==> flow/design.v <==
module Register(clk, PVSWriteEn, readReg1, readReg2, readData1, readData2, RegWrite, writeReg, writeData);
	input clk;
	input PVSWriteEn;
	input [1:0] readReg1, readReg2, writeReg;
	input RegWrite;
	input [16 - 1:0] writeData;
	output reg [16 - 1:0] readData1, readData2;
	reg [16 - 1:0] register[0:4 - 1];
	always @(*) begin
		readData1 <= register[readReg1];
		readData2 <= register[readReg2];
	end
	always @(posedge clk) begin
		if(PVSWriteEn == 1 && RegWrite == 1)
			register[writeReg] <= writeData;
	end
endmodule
# Step by step through the tools: Register
# What the tools print for Register, step after step.
# Line numbers count from 1 in the design file above.
# Operators carry their Yosys type and port widths (W data, S select, Z words).
# Cell names lack the library's common part.
# The mark -- stands for no value.
# inputs
design,Register
clock,clk
cell_library,sky130hd
pvt_corner,tt_025C_1v80

# After elaboration
# Counts by Yosys on the flattened word-level netlist (proc, flatten, opt, wreduce; memories kept). Register bits leave out memories and registers merged into their read ports (data or address); mux counts leave out enables and synchronous resets folded into registers. Print and check cells are left out. Cells with the same type and inputs are merged into one.
# Memory sizes are those after Yosys's memory passes, which may raise the word count (mostly to a power of two), join words into wider ones and drop unused or constant bits.
# bits
reg_bits,0
memories,1
ramBits,64
output_inout_bits,32
input_bits,25
elab_cells,5
# mem_list
memory,words,word_bits,read_ports,write_ports,line_no,source
register,4,16,2,1,8,reg [16 - 1:0] register[0:4 - 1];
# classes
reduce_and_logical,1
mux,3
# op_table
operator,count
$mux W16,1
$mux W2,1
$logic_and A1 B1 Y1,1
$mux W1,1

# Depth
# Yosys ltp: most cells in a row. Word level: on the elaborated netlist, between registers, memories and ports. Mapped: between sequential cells and ports; inverters and the memories' decode and read muxes count.
# depth
ltp_word,2
abc_area,0
ltp_mapped,3
ltp_nobuf,1

# Netlist
# Source: synth_stat.txt of the flow (Yosys; design flattened, memories mapped). It holds for the ABC_AREA given above (unset counts as 0); a run with the other value may have another netlist.
# mapped
n_buf,8
flip_flops,64
seqArea_um2,1921.8
cell_count,108
synth_area_um2,2808.9
# types
type,count,type_area_um2
edfxtp_1,64,1.92E+03
mux4_2,20,450.432
mux4_1,12,315.302
buf_12,2,40.038
buf_6,2,22.522
and4b_1,2,20.019
buf_2,4,20.019
nor4bb_1,1,10.01
and4_1,1,8.758

# Worst setup path after synthesis
# Path of least setup slack by OpenSTA after synthesis, without wires, with an ideal clock, recovery checks aside; 20% of the period is set as input and as output delay. Where synthesis merged equal registers, the netlist keeps one of their names.
# synth_path
path_type,input -> register
start,in RegWrite
end,mem register[0][0]
slack_ns,-0.111
driving_pins,1
n_path_buf,0
clock_period_ns,2.47
arrival_ns,2.150
setup_ns,0.431
launch_ns,0.494
input_delay_ns,0.494
t_required_ns,2.039
delay_ns,2.087
period_less_setup_slack_ns,2.581
# "delay_ns" is the arrival time less input delay plus setup time.
# "driving_pins": output pins that drive a net of the path, with the launching flip-flop's if there is one; two outputs of one cell count as two.
# "period_less_setup_slack_ns" = period - worst setup slack (recovery checks aside). The figure is calculated, with input and output delays left at 20% of the set period.
# The rows between start and end are the longest chain of elaborated cells between them; the timing report does not say that the signal goes this way. Where chains are equally long, one stands for them.
# Each line given opens the expression or statement behind the cell; cells for indexed reads and writes are added by Yosys, which also makes memories of some case tables.
# The path ends at the enable pin of a flip-flop; only ways to that pin are counted.
# synth_between
path_cell_list,nor4bb_1
elab_chain_cells,2
cells_between,3
lines_between,1
cone_classes,mux (2); reduce/logical (1)
# synth_lines
element,line_no,source
start: declaration,5,input RegWrite;
$logic_and A1 B1 Y1,14,if(PVSWriteEn == 1 && RegWrite == 1)
$mux W2,14,
end: declaration,8,reg [16 - 1:0] register[0:4 - 1];

# Worst path after layout
# Path of least setup slack in the final report of stored run 1 (OpenROAD, finished layout, wires in). Where an end is a register, its clock arrival counts in the times.
# layout_path
path_type,input -> output
start,in readReg1[0]
end,out readData1[15]
arrival_ns,1.60
n_path_buf,3
clock_period_ns,2.05
input_delay_ns,0.41
t_required_ns,1.64
driving_pins,4
slack_ns,0.04
launch_ns,0.41
output_delay_ns,0.41
# The rows between start and end are the longest chain of elaborated cells between them; the timing report does not say that the signal goes this way. Where chains are equally long, one stands for them.
# A memory read counts as a cell of the chain, while the word-level depth stops at memories.
# layout_between
path_cell_list,buf_2 > buf_6 > mux4_1 > dlygate4sd2_1
elab_chain_cells,1
cells_between,1
lines_between,1
cone_classes,memory (1)
# layout_lines
element,line_no,source
start: declaration,4,"input [1:0] readReg1, readReg2, writeReg;"
$mem_v2 Z4 W16,8,reg [16 - 1:0] register[0:4 - 1];
end: declaration,7,"output reg [16 - 1:0] readData1, readData2;"

# Top module Register; platform sky130hd; tools Yosys and OpenROAD; 2 stored runs in no particular order. Input and output delays are each 20% of the period that was set; the output load is 0.01 pF.
# By "period_reached_ns" is meant the clock period of the run minus its worst setup slack. This is arithmetic on one report: input and output delays are still those of the set period (20% each).
# "worst_path_allowed_less_slack_ns" is the time allowed to the run's worst setup path (the clock period less input and output delay, where it has them) less its slack. Clock arrival times count: a late capture clock shortens it, a late launch clock lengthens it.
# "totalPower_uw" is the tool's figure for a default switching activity; nothing was simulated.
# A setting shown as n/a is not set for that run.
run,period_ns,CAP_MARGIN,CORE_MARGIN,CORE_UTILIZATION,SLEW_MARGIN,PLACE_DENSITY_LB_ADDON,CORE_ASPECT_RATIO,CELL_PAD_IN_SITES_DETAIL_PLACEMENT,TNS_END_PERCENT,totalPower_uw,setup_ws_ns,design_die_area_um2,layout_stdcell_area_um2,final_util_pct,period_reached_ns,worst_path_allowed_less_slack_ns,worst_path_kind,yosys_chip_area_um2
stored run 1,2.05,20,2,40,20,n/a,n/a,n/a,n/a,2975,0.040,7708.8,3837.4,56.5,2.010,1.19,input -> output,2808.9
stored run 2,4.32,20,2,34,40,0.15,0.79,2,95,1348,0.593,9010.2,3664.8,45.7,3.727,2.00,input -> output,2808.9
